==> flow/design.v <==
module selectMyAction(clock, nrst, en, start, address, wr_en, nexthop, nextsinks, action, data_out, forAggregation, done);
	input clock, nrst, en, start;
	input [16-1:0] nexthop, nextsinks;
	output forAggregation, done, wr_en;
	output [16-1:0] action, address, data_out;
	reg forAggregation_buf, done_buf, wr_en_buf;
	reg [16-1:0] action_buf, address_count, data_out_buf;
	reg [2:0] state;
	always @ (posedge clock) begin
		if (!nrst) begin
			done_buf = 0;
			wr_en_buf = 0;
			forAggregation_buf = 0;
			state = 5;
		end
		else begin
			case (state)
				0: begin
					if (start) begin
						action_buf = nexthop;
						state = 1;
					end
					else state = 0;
				end
				1: begin
					if (nextsinks != 16'd65) begin
						action_buf = nextsinks;
					end
					state = 2;
				end
				2: begin
					if (action_buf == 300) begin
						forAggregation_buf = 1;
						data_out_buf = 16'h1;
						address_count = 16'h2;  
						wr_en_buf = 1;
					end
					else forAggregation_buf = 0;
					state = 3;
				end
				3: begin
					wr_en_buf = 0;
					state = 4;
				end
				4: begin
					done_buf = 1;
					state = 5;
				end
				5: begin
					if (en) begin
						done_buf = 0;
						wr_en_buf = 0;
						forAggregation_buf = 0;
						state = 0;
					end
					else state = 5;
				end
				default: state = 5;
			endcase
		end
	end
	assign done = done_buf;
	assign address = address_count;
	assign wr_en = wr_en_buf;
	assign data_out = data_out_buf;
	assign forAggregation = forAggregation_buf;
	assign action = action_buf;
endmodule
## Reports on selectMyAction

Tool output for the design above, in the order of the flow.
Line numbers count from 1 in the design file above.
Library cell names are shortened.
Not given: --

- Top: selectMyAction
- Clock input: clock
- Standard-cell library: sky130hd
- Timing corner: tt_025C_1v80

## Word level

Yosys after proc, flatten, opt, wreduce and memory -nomap, before mapping. Memory bits, and registers merged into a memory's read port (data or address), are not among the register bits. Print and check cells are not counted. Equal cells are merged and count once.

- Elaborated cells: 37
- Output and inout port bits: 51
- Bits of input ports: 36
- Register bits after elaboration: 22

- Eq/ne operators: 11
- Multiplexer cells: 12
- Reduce/logical cells: 9

Operators by type and width:

| kind | count |
|---|---|
| case mux 16 bit (select 2 bit) | 1 |
| two-way mux 16 bit | 2 |
| inequality test 16 x 7 -> 1 bit with constant B | 1 |
| == test 16 x 9 -> 1 bit with constant B | 1 |
| case mux 3 bit (select 5 bit) | 1 |
| inequality test 2 bit with constant B | 4 |
| nonzero test 2 bit | 3 |
| == test 3 x 2 -> 1 bit with constant B | 2 |
| == test 3 bit with constant B | 2 |
| AND reduction 2 bit | 2 |
| AND reduction 4 bit | 1 |
| case mux 1 bit (select 2 bit) | 2 |
| two-way mux 1 bit | 4 |
| == test 3 x 1 -> 1 bit with constant B | 1 |
| zero test 3 bit | 1 |
| AND reduction 3 bit | 1 |
| nonzero test 3 bit | 1 |
| case mux 1 bit (select 3 bit) | 1 |
| two-way mux 3 bit | 1 |

## Depth

Longest topological path by Yosys (ltp), each cell counted once; first at word level (registers and memories cut), then after technology mapping (sequential cells cut; the memories' decode and read muxes count).

- Word-level depth: 3
- ABC_AREA: 0
- Mapped depth: 4
- Mapped depth without buffers: 4

## Netlist

Yosys stat after the flow's synthesis: flattened, memories mapped to cells. It holds for the ABC_AREA given above (unset counts as 0); a run with the other value may have another netlist.

Cells by type:

| type | count | total area (µm²) |
|---|---|---|
| edfxtp_1 | 16 | 480.461 |
| buf_4 | 32 | 240.23 |
| dfxtp_1 | 9 | 180.173 |
| mux2_2 | 16 | 180.173 |
| mux2i_1 | 4 | 40.038 |
| and2_1 | 5 | 31.28 |
| nor4b_1 | 3 | 26.275 |
| nand2b_1 | 3 | 18.768 |
| nand4_1 | 2 | 12.512 |
| nor2b_1 | 2 | 12.512 |
| nor4_1 | 2 | 12.512 |
| nor4_2 | 1 | 12.512 |
| buf_6 | 1 | 11.261 |
| nor4bb_1 | 1 | 10.01 |
| o21ai_0 | 2 | 10.01 |
| or4b_1 | 1 | 10.01 |
| a2bb2oi_1 | 1 | 8.758 |
| a21boi_0 | 1 | 7.507 |

Other cell types: 8; their cells: 10.

- Buffer cells: 34
- Mapped area: 1,355.0 µm²
- Flip-flop cells: 25
- Sequential area: 660.6 µm²
- Mapped cells: 112

## Timing after synthesis

Path of least setup slack by OpenSTA after synthesis, without wires, with an ideal clock, recovery checks aside; 20% of the period is set as input and as output delay. Where synthesis merged equal registers, the netlist keeps one of their names.

- Kind: input to register
- Start: input port nextsinks[0]
- End: register action_buf[0]
- Data required time: 2,817 ps
- Time at the first pin: 646 ps
- Delay of the path: 1,918 ps
- Period: 3,230 ps
- Driving pins on the path: 4
- Path buffers: 0
- External input delay: 646 ps
- Setup time: 413 ps
- Arrival time: 2,151 ps
- Path slack: 666 ps
- Synthesis period reached: 2,564 ps

"delay of the path" is the arrival time less input delay plus setup time.
"driving pins on the path" counts driving pins, that of a launching flip-flop among them; a cell with two outputs on the path counts twice.
"synthesis period reached" = period - worst setup slack (recovery checks aside). The figure is calculated, with input and output delays left at 20% of the set period.
The rows between start and end are the longest chain of elaborated cells between them; the timing report does not say that the signal goes this way. Where chains are equally long, one stands for them.
Each line given opens the expression or statement behind the cell; cells for indexed reads and writes are added by Yosys, which also makes memories of some case tables.
The path ends at the enable pin of a flip-flop; only ways to that pin are counted.

- Cell sequence: nor4b_1 nand4_1 nor4_2 nor3b_1
- Length of the longest elaborated chain: 3
- Elaborated cells on any way between the ends: 3
- RTL lines with such cells: 1
- Classes of those cells: 2 x eq/ne; 1 x reduce/logical

Ends and longest elaborated chain, post-synthesis:

| item | line | source |
|---|---|---|
| start, declared | 3 | `input [16-1:0] nexthop, nextsinks;` |
| inequality test 16 x 7 -> 1 bit | 26 | `if (nextsinks != 16'd65) begin` |
| inequality test 2 bit | -- |  |
| AND reduction 4 bit | -- |  |
| end, assigned | 20 | `action_buf = nexthop;` |
| end, assigned | 27 | `action_buf = nextsinks;` |
| end, declared | 7 | `reg [16-1:0] action_buf, address_count, data_out_buf;` |

## Worst path after layout

Path of least setup slack in the final report of entry A (OpenROAD, finished layout, wires in). Where an end is a register, its clock arrival counts in the times.
The path's times are printed in steps of 10 ps; the period is the one set.

- Kind: input to register
- Start: input port nextsinks[4]
- End: register action_buf[12]
- Driving pins on the path: 5
- Time at the first pin: 740 ps
- Setup time: 230 ps
- External input delay: 740 ps
- Period: 3,720 ps
- Data required time: 3,800 ps
- Arrival time: 2,330 ps
- Path buffers: 2
- Path slack: 1,470 ps

The rows between start and end are the longest chain of elaborated cells between them; the timing report does not say that the signal goes this way. Where chains are equally long, one stands for them.
The path ends at the enable pin of a flip-flop; only ways to that pin are counted.

- Cell sequence: clkdlybuf4s50_1 or4b_1 nor4_2 nor3b_2 buf_4
- Length of the longest elaborated chain: 3
- Elaborated cells on any way between the ends: 3
- RTL lines with such cells: 1
- Classes of those cells: 2 x eq/ne; 1 x reduce/logical

Ends and longest elaborated chain, post-layout:

| item | line | source |
|---|---|---|
| start, declared | 3 | `input [16-1:0] nexthop, nextsinks;` |
| inequality test 16 x 7 -> 1 bit | 26 | `if (nextsinks != 16'd65) begin` |
| inequality test 2 bit | -- |  |
| AND reduction 4 bit | -- |  |
| end, assigned | 20 | `action_buf = nexthop;` |
| end, assigned | 27 | `action_buf = nextsinks;` |
| end, declared | 7 | `reg [16-1:0] action_buf, address_count, data_out_buf;` |

Memo
Re: implementation data of selectMyAction

Measured results for selectMyAction: 2 stored runs of the Yosys and OpenROAD flow on sky130hd. The settings differ; the order carries no meaning. The constraints put input and output delay at 20% of the set period each and load the outputs with 0.01 pF.
By "clock period reached" is meant the clock period of the run minus its worst setup slack. This is arithmetic on one report: input and output delays are still those of the set period (20% each).
By "critical path time" is meant the share of the clock period that the worst setup path is allowed (20% is reserved at inputs, 20% at outputs), minus its slack. Clock arrival times at its registers enter into it.
"power consumption" rests on the timing tool's default activity at the inputs, not on a simulated workload.
"critical path time" is known to 10 ps.

### Entry A

Settings: `period_ns=3.72`, `CORE_UTILIZATION=54`, `CELL_PAD_IN_SITES_GLOBAL_PLACEMENT=0`, `CELL_PAD_IN_SITES_DETAIL_PLACEMENT=0`, `GPL_TIMING_DRIVEN=1`, `CAP_MARGIN=30`, `MIN_ROUTING_LAYER=met1`, `CORE_MARGIN=2`, `SLEW_MARGIN=20`

- Post-route utilization: 0.753
- Lowest setup slack: 1,468 ps
- Area of the standard cells in the finished layout: 1,831.8 µm²
- Power consumption: 522.7 µW
- Cell area after synthesis: 1,355.0 µm²
- Clock period reached: 2,252 ps
- Critical path time: 1,510 ps
- Critical path type: input to register
- Final setup TNS: 0 ps
- Die footprint: 2,926.3 µm²
- Lowest hold slack: 462 ps

### Entry B

Settings: `period_ns=5.29`, `CORE_UTILIZATION=17`, `PLACE_DENSITY_LB_ADDON=0.15`, `CORE_ASPECT_RATIO=1.36`, `CELL_PAD_IN_SITES_GLOBAL_PLACEMENT=0`, `TNS_END_PERCENT=25`, `SLEW_MARGIN=10`, `MAX_ROUTING_LAYER=met4`, `CAP_MARGIN=20`, `CORE_MARGIN=2`

- Post-route utilization: 0.247
- Lowest setup slack: 2,594 ps
- Area of the standard cells in the finished layout: 1,938.1 µm²
- Power consumption: 394 µW
- Cell area after synthesis: 1,355.0 µm²
- Clock period reached: 2,696 ps
- Critical path time: 1,640 ps
- Critical path type: input to register
- Final setup TNS: 0 ps
- Die footprint: 8,709.2 µm²
- Lowest hold slack: 450 ps
